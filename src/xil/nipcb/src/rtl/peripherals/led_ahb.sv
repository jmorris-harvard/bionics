==> flow/design.v <==
module led #(
	parameter integer DATA_WIDTH = 32
) (
	input	CLK,
	input	RESETn,
	input		[DATA_WIDTH - 1:0]		I_led_in,
	output		[DATA_WIDTH - 1:0]		O_led_out,
	output		[7:0]		led_gpio
);
  assign O_led_out = I_led_in;
  assign led_gpio = I_led_in[7:0];
endmodule
module led_register_io #(
	parameter integer DATA_WIDTH = 32,
	localparam integer TRIG_COUNT = 0,
	localparam integer FLAG_COUNT = 0,
	localparam integer CONF_COUNT = 0,
	localparam integer IREG_COUNT = 1,
	localparam integer OREG_COUNT = 1,
	localparam integer DATA_BYTES = DATA_WIDTH / 8,
	localparam integer REGS_COUNT = TRIG_COUNT + FLAG_COUNT + CONF_COUNT + IREG_COUNT + OREG_COUNT,
	localparam integer ADDR_WIDTH = $clog2 (DATA_BYTES * REGS_COUNT) + 1
) (
	input		CLK,
	input		RESETn,
	input	[ADDR_WIDTH - 1:0]	WADDR,
	input	[DATA_WIDTH - 1:0]	WDATA,
	input		WVALID,
	output		WERROR,
	input	[ADDR_WIDTH - 1:0]	RADDR,
	output	[DATA_WIDTH - 1:0]	RDATA,
	input		RVALID,
	output		RERROR,
	output	[7:0]	led_gpio
);
	reg werror = 0;
	reg rerror = 0;
	reg [DATA_WIDTH - 1:0] rdata;
	reg winterrupt;
	reg rinterrupt;
	reg [DATA_WIDTH - 1:0] iregs	[0:IREG_COUNT - 1];
	reg [DATA_WIDTH - 1:0] oregs	[0:OREG_COUNT - 1];
	assign WERROR = werror;
	assign RERROR = rerror;
	assign RDATA = rdata;
	always @(*) begin
		if ( ~RESETn ) begin
			rerror <= 1'b0;
		end else begin
			if ( RVALID ) begin
				if ( RADDR < TRIG_COUNT ) begin
					rerror <= 1'b0;
				end else if ( RADDR < TRIG_COUNT + FLAG_COUNT ) begin
					rerror <= 1'b0;
				end else if ( RADDR < TRIG_COUNT + FLAG_COUNT + CONF_COUNT ) begin
					rerror <= 1'b0;
				end else if ( RADDR < TRIG_COUNT + FLAG_COUNT + CONF_COUNT + IREG_COUNT ) begin
					rerror <= 1'b0;
				end else if ( RADDR < TRIG_COUNT + FLAG_COUNT + CONF_COUNT + IREG_COUNT + OREG_COUNT ) begin
					rerror <= 1'b0;
				end else begin
					rerror <= 1'b1;
				end
			end else begin
				rerror <= 1'b0;
			end
		end
	end
	always @(posedge CLK) begin
		if ( ~RESETn ) begin
			rdata <= 0;
		end else begin
			if ( RVALID && ~rerror ) begin
				if ( RADDR < TRIG_COUNT ) begin
				end else if ( RADDR < TRIG_COUNT + FLAG_COUNT ) begin
				end else if ( RADDR < TRIG_COUNT + FLAG_COUNT + CONF_COUNT ) begin
				end else if ( RADDR < TRIG_COUNT + FLAG_COUNT + CONF_COUNT + IREG_COUNT ) begin
					rdata <= iregs[RADDR - TRIG_COUNT - FLAG_COUNT - CONF_COUNT];
				end else if ( RADDR < TRIG_COUNT + FLAG_COUNT + CONF_COUNT + IREG_COUNT + OREG_COUNT ) begin
					rdata <= oregs[RADDR - TRIG_COUNT - FLAG_COUNT - CONF_COUNT - IREG_COUNT];
				end
			end
		end
	end
	always @(*) begin
		if ( ~RESETn ) begin
			werror <= 1'b0;
		end else begin
			if ( WVALID ) begin
				if ( WADDR < TRIG_COUNT ) begin
					werror <= 1'b0;
				end else if ( WADDR < TRIG_COUNT + FLAG_COUNT ) begin
					werror <= 1'b1;
				end else if ( WADDR < TRIG_COUNT + FLAG_COUNT + CONF_COUNT ) begin
					werror <= 1'b0;
				end else if ( WADDR < TRIG_COUNT + FLAG_COUNT + CONF_COUNT + IREG_COUNT ) begin
					werror <= 1'b0;
				end else if ( WADDR < TRIG_COUNT + FLAG_COUNT + CONF_COUNT + IREG_COUNT + OREG_COUNT ) begin
					werror <= 1'b1;
				end else begin
					werror <= 1'b1;
				end
			end else begin
				werror <= 1'b0;
			end
		end
	end
	always @(posedge CLK) begin
		if ( ~RESETn ) begin
			for ( integer i = 0; i < IREG_COUNT; i = i + 1 ) begin
				iregs[i] = 0;
			end
		end else begin
			if ( WVALID && ~werror ) begin
				if ( WADDR < TRIG_COUNT ) begin
				end else if ( WADDR < TRIG_COUNT + FLAG_COUNT ) begin
				end else if ( WADDR < TRIG_COUNT + FLAG_COUNT + CONF_COUNT ) begin
				end else if ( WADDR < TRIG_COUNT + FLAG_COUNT + CONF_COUNT + IREG_COUNT ) begin
					iregs[RADDR - TRIG_COUNT - FLAG_COUNT - CONF_COUNT] <= WDATA;
				end else if ( WADDR < TRIG_COUNT + FLAG_COUNT + CONF_COUNT + IREG_COUNT + OREG_COUNT ) begin
				end
			end
		end
	end
	led #(
		.DATA_WIDTH (DATA_WIDTH)	) led_inst (
		.CLK (CLK),
		.RESETn (RESETn),
		.I_led_in (iregs[0]),
		.O_led_out (oregs[0]),
		.led_gpio (led_gpio)
	);
endmodule
module led_ahb_interpreter #(
	parameter integer DATA_WIDTH = 32,
	parameter integer ADDR_BASE = 0,
	localparam integer TRIG_COUNT = 0,
	localparam integer FLAG_COUNT = 0,
	localparam integer CONF_COUNT = 0,
	localparam integer IREG_COUNT = 1,
	localparam integer OREG_COUNT = 1,
	localparam integer DATA_BYTES = DATA_WIDTH / 8,
	localparam integer REGS_COUNT = TRIG_COUNT + FLAG_COUNT + CONF_COUNT + IREG_COUNT + OREG_COUNT,
	localparam integer MEM_BYTES = DATA_BYTES * REGS_COUNT,
	localparam integer ADDR_WIDTH = $clog2 (MEM_BYTES) + 1
) (
	input wire		HCLK,
	input wire		HRESETn,
	input wire [ADDR_WIDTH - 1:0] HADDR,
	input wire [2:0] HBURST,
	input wire		HMASTLOCK,
	input wire [3:0] HPROT,
	input wire [2:0] HSIZE,
	input wire [1:0] HTRANS,
	input wire [DATA_WIDTH - 1:0] HWDATA,
	input wire HWRITE,
	input wire HSEL,
	input wire HREADYIN,
	output wire [DATA_WIDTH - 1:0] HRDATA,
	output wire HREADYOUT,
	output wire HRESP,
	output wire MCLK,
	output wire MRESETn,
	output wire MEN,
	output wire [ADDR_WIDTH - 1:0] MADDR,
	output wire [DATA_WIDTH - 1:0] MDIN,
	output wire [DATA_BYTES - 1:0] MWE,
	input wire MDONE,
	input wire MERROR,
	input wire [DATA_WIDTH - 1:0] MDOUT
);
	reg [ADDR_WIDTH - 1:0] haddr;
	reg [DATA_WIDTH - 1:0] hrdata;
	reg [DATA_WIDTH - 1:0] hwdata;
	reg hresp;
	reg men;
	reg [DATA_BYTES - 1:0] mwe;
	reg [DATA_WIDTH - 1:0] mdin;
	wire transreq;
	wire transvalid;
	wire transwrite;
	wire transread;
	reg erroraddr;
	wire [ADDR_WIDTH - 1:0] memaddr;
	reg memreq;
	reg memren;
	reg memwen;
	reg [DATA_WIDTH - 1:0] memdout;
	wire memdone;
	reg memerror;
	assign HREADYOUT = memdone | transreq;
	assign HRESP = hresp;
	assign HRDATA = memren ? MDOUT : {DATA_WIDTH{1'bZ}};
	assign MEN = men | transread;
	assign MWE = mwe;
	assign MCLK = HCLK;
	assign MRESETn = HRESETn;
	assign MADDR = transread ? memaddr
		: memwen ? haddr
		: {(ADDR_WIDTH){1'bZ}};
	assign MDIN = ( memwen ? HWDATA : {(DATA_WIDTH){1'bZ}} );
	assign memaddr = HADDR;
	assign memdone = MDONE;
	assign transreq = HSEL & HTRANS[1] & HREADYIN;
	assign transvalid = transreq & ~erroraddr;
	assign transwrite = transvalid & HWRITE;
	assign transread = transvalid & ~HWRITE;
	wire error = erroraddr | MERROR;
	wire rerror = memerror;
	wire werror = memwen & MERROR;
	always @(posedge HCLK) begin
		if ( ~HRESETn ) begin
			men <= 1'b0;
			memren <= 1'b0;
			memwen <= 1'b0;
		end else begin
			memreq <= transreq;
			men <= (transwrite | transread) & ~error;
			memren <= transread & ~error;
			memwen <= transwrite & ~error;
			memerror <= erroraddr | error;
		end
	end
	always @(posedge HCLK) begin
		if ( ~HRESETn ) begin
			mwe <= {(DATA_BYTES){1'b0}};
		end else begin
			if ( transwrite ) begin
				if ( HSIZE == 3'b010 ) begin
					mwe <= {(DATA_BYTES){1'b1}};
				end else if ( HSIZE == 3'b001 ) begin
					mwe <= {(DATA_BYTES){1'b0}};
					if ( HADDR[1:0] == 2'b00 ) begin
						mwe[1:0] <= 2'b11;
					end else if ( HADDR[1:0] == 2'b01 ) begin
						mwe[2:1] <= 2'b11;
					end else if ( HADDR[1:0] == 2'b10 ) begin
						mwe[3:2] <= 2'b11;
					end
				end else if ( HSIZE == 3'b000 ) begin
					mwe <= {(DATA_BYTES){1'b0}};
					mwe[HADDR[1:0]] <= 1'b1;
				end
			end else begin
				mwe <= {(DATA_BYTES){1'b0}};
			end
		end
	end
	always @(*) begin
		if ( ~HRESETn ) begin
			 erroraddr <= 1'b0;
		end else begin
			if ( (HADDR >= ADDR_BASE) && (HADDR <= (ADDR_BASE + MEM_BYTES - 1)) ) begin
				erroraddr <= 1'b0;
			end else begin
				erroraddr <= 1'b1;
			end
		end
	end
	always @(posedge HCLK) begin
		if ( ~HRESETn ) begin
			haddr <= 0;
			hwdata <= 0;
		end else begin
			haddr <= memaddr;
			hwdata <= HWDATA;
		end
	end
	always @(negedge HCLK) begin
		if ( ~HRESETn ) begin
			hresp <= 1'b0;
		end else if ( HREADYOUT ) begin
			if ( memreq ) begin
				hresp <= ((rerror | werror) ? 1'b1 : 1'b0);
			end else begin
				hresp <= 1'b0;
			end
		end
	end
endmodule
module led_ahb #(
	parameter integer DATA_WIDTH = 32,
	localparam integer TRIG_COUNT = 0,
	localparam integer FLAG_COUNT = 0,
	localparam integer CONF_COUNT = 0,
	localparam integer IREG_COUNT = 1,
	localparam integer OREG_COUNT = 1,
	localparam integer DATA_BYTES = DATA_WIDTH / 8,
	localparam integer REGS_COUNT = TRIG_COUNT + FLAG_COUNT + CONF_COUNT + IREG_COUNT + OREG_COUNT,
	localparam integer MEM_BYTES = DATA_BYTES * REGS_COUNT,
	localparam integer ADDR_WIDTH = $clog2 (MEM_BYTES) + 1,
	localparam integer ADDR_LSB = (DATA_WIDTH / 32) + 1,
	localparam integer ADDR_MSB = ADDR_WIDTH - 1
) (
	input wire		HCLK,
	input wire		HRESETn,
	input wire [ADDR_WIDTH - 1:0] HADDR,
	input wire [2:0] HBURST,
	input wire		HMASTLOCK,
	input wire [3:0] HPROT,
	input wire [2:0] HSIZE,
	input wire [1:0] HTRANS,
	input wire [DATA_WIDTH - 1:0] HWDATA,
	input wire HWRITE,
	input wire HSEL,
	input wire HREADYIN,
	output wire [DATA_WIDTH - 1:0] HRDATA,
	output wire HREADYOUT,
	output wire HRESP,
	output	[7:0]	led_gpio
);
	wire [ADDR_WIDTH - 1:0] addr;
	wire wren;
	wire rden;
	wire rerror;
	wire werror;
	wire memclk;
	wire memresetn;
	wire memen;
	wire [ADDR_WIDTH - 1:0] memaddr;
	wire [DATA_WIDTH - 1:0] memdin;
	wire [(DATA_WIDTH / 8) - 1:0] memwe;
	wire memerror;
	wire [DATA_WIDTH - 1:0] memdout;
	assign memerror = werror | rerror;
	assign addr = memaddr [ADDR_MSB:ADDR_LSB];
	assign wren = memen && (memwe != 0);
	assign rden = memen && (memwe == 0);
	led_ahb_interpreter #(
		.DATA_WIDTH (DATA_WIDTH)
	) led_ahb_interpreter_inst (
		.HCLK (HCLK),
		.HRESETn (HRESETn),
		.HADDR (HADDR),
		.HBURST (HBURST),
		.HMASTLOCK (HMASTLOCK),
		.HPROT (HPROT),
		.HSIZE (HSIZE),
		.HTRANS (HTRANS),
		.HWDATA (HWDATA),
		.HWRITE (HWRITE),
		.HSEL (HSEL),
		.HREADYIN (HREADYIN),
		.HRDATA (HRDATA),
		.HREADYOUT (HREADYOUT),
		.HRESP (HRESP),
		.MCLK (memclk),
		.MRESETn (memresetn),
		.MEN (memen),
		.MADDR (memaddr),
		.MDIN (memdin),
		.MWE (memwe),
		.MDONE (1'b1),
		.MERROR (memerror),
		.MDOUT (memdout)
	);
	led_register_io #(
		.DATA_WIDTH (DATA_WIDTH)
	) led_register_io_inst (
		.CLK (HCLK),
		.RESETn (HRESETn),
		.WADDR (addr),
		.WDATA (memdin),
		.WVALID (wren),
		.WERROR (werror),
		.RADDR (addr),
		.RDATA (memdout),
		.RVALID (rden),
		.RERROR (rerror),
		.led_gpio (led_gpio)
	);
endmodule
# Step by step through the tools: led_ahb
# The steps from the RTL of led_ahb to its reports follow in flow order.
# Lines are those of the file above, counted from 1.
# Cell names lack the library's common part.
# A cell with - has no value.
[design]
design = "led_ahb"
clk_port = "HCLK"
library = "sky130hd"
pvt_corner = "tt_025C_1v80"

# After elaboration
# Counts by Yosys on the flattened word-level netlist (proc, flatten, opt, wreduce). Print and check cells are left out. Cells with the same type and inputs are merged into one.
# Memory sizes are those after Yosys's memory passes, which may raise the word count (mostly to a power of two), join words into wider ones and drop unused or constant bits.
[word_totals]
mem_count = 1
ramBits = 32
out_inout_bits = 42
ff_bits = 46
in_bits = 54
[memory_table]
columns = ["memory", "words", "word_bits", "rd", "wr", "line_no", "rtl"]
rows = [
  ["led_register_io_inst.iregs", 1, 32, 2, 1, 41, "reg [DATA_WIDTH - 1:0] iregs [0:IREG_COUNT - 1];"],
]
[classes]
compare = 5
n_eq = 4
n_shift = 1
reduce_logical = 15
muxes = 40
n_logic = 21
add_sub_neg = 2
[op_table]
columns = ["operator", "n"]
rows = [
  ["two-way mux 32 bit", 10],
  ["OR reduction 32 bit", 1],
  ["two-way mux 1 bit", 23],
  ["two-way mux 4 bit", 5],
  ["AND 1 bit", 9],
  ["OR 1 bit", 6],
  ["NOT 1 bit", 6],
  ["logical AND 1 bit", 5],
  ["variable shift 1 x 3 -> 4 bit with constant A", 1],
  ["less-than comparator 2 x 1 -> 1 bit with constant B", 2],
  ["AND reduction 2 bit", 2],
  ["greater-or-equal comparator 4 x 1 -> 1 bit with constant B", 1],
  ["less-or-equal comparator 4 x 3 -> 1 bit with constant B", 1],
  ["logical NOT 4 bit", 1],
  ["nonzero test 4 bit", 1],
  ["two-way mux 2 bit", 2],
  ["negation 2 -> 3 bit", 1],
  ["== test 3 x 1 -> 1 bit with constant B", 1],
  ["== test 3 x 2 -> 1 bit with constant B", 1],
  ["logical NOT 3 bit", 1],
  ["AND reduction 3 bit", 1],
  ["nonzero test 3 bit", 1],
  ["== test 2 x 1 -> 1 bit with constant B", 1],
  ["less-than comparator 2 bit with constant B", 1],
  ["== test 2 bit with constant B", 1],
  ["logical NOT 2 bit", 1],
  ["nonzero test 2 bit", 1],
  ["subtractor 1 bit with constant B", 1],
]

# Longest topological paths
# Yosys ltp: most cells in a row. Word level: on the elaborated netlist, between registers, memories and ports. Mapped: between sequential cells and ports; inverters and the memories' decode and read muxes count.
[depth]
word_depth = 19
abc_area = 0
mapped_depth = 7
mapped_depth_nobuf = 5

# Netlist
# Source: synth_stat.txt of the flow (Yosys; design flattened, memories mapped). It holds for the ABC_AREA given above (unset counts as 0); a run with the other value may have another netlist.
[mapped]
cells = 277
ff_cells = 75
buf_cells = 24
area_um2 = 3134.3
[types]
columns = ["type", "n"]
rows = [
  ["edfxtp_1", 34],
  ["dfxtp_1", 41],
  ["mux2i_1", 34],
  ["nand2_1", 67],
  ["and2_1", 33],
  ["buf_4", 9],
  ["buf_12", 3],
  ["ha_1", 4],
  ["clkbuf_1", 10],
  ["a2111oi_2", 2],
  ["nor2_1", 7],
  ["inv_1", 6],
  ["nand4b_1", 2],
  ["a211oi_1", 2],
  ["nor3_1", 3],
  ["a31oi_1", 2],
  ["buf_6", 1],
  ["o41a_1", 1],
]
# Not listed: further types 16, cells in them 16.
# By module: a second synthesis without flattening, with its own total; a netlist apart from the flattened one above.
[unflattened]
hier_cells = 353
area_unflattened_um2 = 4012.6
# Each row is one instance without its submodules.
[modules]
columns = ["mod", "cells", "mod_area_um2", "instances", "mod_seq_area_um2"]
rows = [
  ["led_register_io #(DATA_WIDTH=32)", 184, 2578.7, 1, 1601.5],
  ["led_ahb_interpreter #(DATA_WIDTH=32)", 123, 1094.8, 1, 280.3],
  ["led #(DATA_WIDTH=32)", 40, 300.3, 1, 0.0],
  ["led_ahb", 6, 38.8, 1, 0.0],
]

FLOW RESULTS
============

Below are 2 stored runs of the flow (Yosys, OpenROAD; platform sky130hd) on led_ahb, each with its settings and what was measured, unordered. Constraints: input delay and output delay 20% of the set period each, output load 0.01 pF.

# run A
==> flow/run.sh <==
#!/bin/bash
# the make line also repeats the synthesis and layout settings of config.mk as NAME=value (left out here)
make -C /OpenROAD-flow-scripts/flow DESIGN_CONFIG=/design/flow/config.mk WORK_HOME=/design/flow/orfs CLKGATE_MAP_FILE= finish
==> flow/config.mk <==
export PLATFORM = sky130hd
export DESIGN_NAME = led_ahb
export DESIGN_NICKNAME = led_ahb
export VERILOG_FILES = /design/flow/design.v
export SDC_FILE = /design/flow/constraint.sdc
export NUM_CORES = 4
export LEC_CHECK = 0
export CAP_MARGIN = 20
export CELL_PAD_IN_SITES_DETAIL_PLACEMENT = 0
export CELL_PAD_IN_SITES_GLOBAL_PLACEMENT = 2
export CORE_MARGIN = 2
export CORE_UTILIZATION = 40
export SETUP_SLACK_MARGIN = -0.01
export SLEW_MARGIN = 20
export TNS_END_PERCENT = 75
==> flow/constraint.sdc <==
create_clock -name core_clock -period 3.54 [get_ports {HCLK}]
set_input_delay 0.7080 -clock core_clock [delete_from_list [all_inputs] [get_ports {HCLK}]]
set_output_delay 0.7080 -clock core_clock [all_outputs]
set_load 0.01 [all_outputs]

==> run A: results <==
post_synth_area_um2=3134.3
dieArea_um2=8560.0
cell_area_final_um2=4267.8
post_route_util_pct=55.8
worst_setup_slack_ns=0.102
total_negative_slack_ns=0.000
worst_hold_slack_ns=0.456

# run B
==> flow/run.sh <==
#!/bin/bash
# the make line also repeats the synthesis and layout settings of config.mk as NAME=value (left out here)
make -C /OpenROAD-flow-scripts/flow DESIGN_CONFIG=/design/flow/config.mk WORK_HOME=/design/flow/orfs CLKGATE_MAP_FILE= finish
==> flow/config.mk <==
export PLATFORM = sky130hd
export DESIGN_NAME = led_ahb
export DESIGN_NICKNAME = led_ahb
export VERILOG_FILES = /design/flow/design.v
export SDC_FILE = /design/flow/constraint.sdc
export NUM_CORES = 4
export LEC_CHECK = 0
export CAP_MARGIN = 10
export CELL_PAD_IN_SITES_DETAIL_PLACEMENT = 1
export CORE_MARGIN = 2
export CORE_UTILIZATION = 64
export GPL_TIMING_DRIVEN = 1
export MAX_ROUTING_LAYER = met5
export PLACE_DENSITY = 0.68
export SETUP_SLACK_MARGIN = -0.03
export SLEW_MARGIN = 25
==> flow/constraint.sdc <==
create_clock -name core_clock -period 3.05 [get_ports {HCLK}]
set_input_delay 0.6100 -clock core_clock [delete_from_list [all_inputs] [get_ports {HCLK}]]
set_output_delay 0.6100 -clock core_clock [all_outputs]
set_load 0.01 [all_outputs]

==> run B: results <==
outcome="stopped before the end: placement reported DPL-0033"
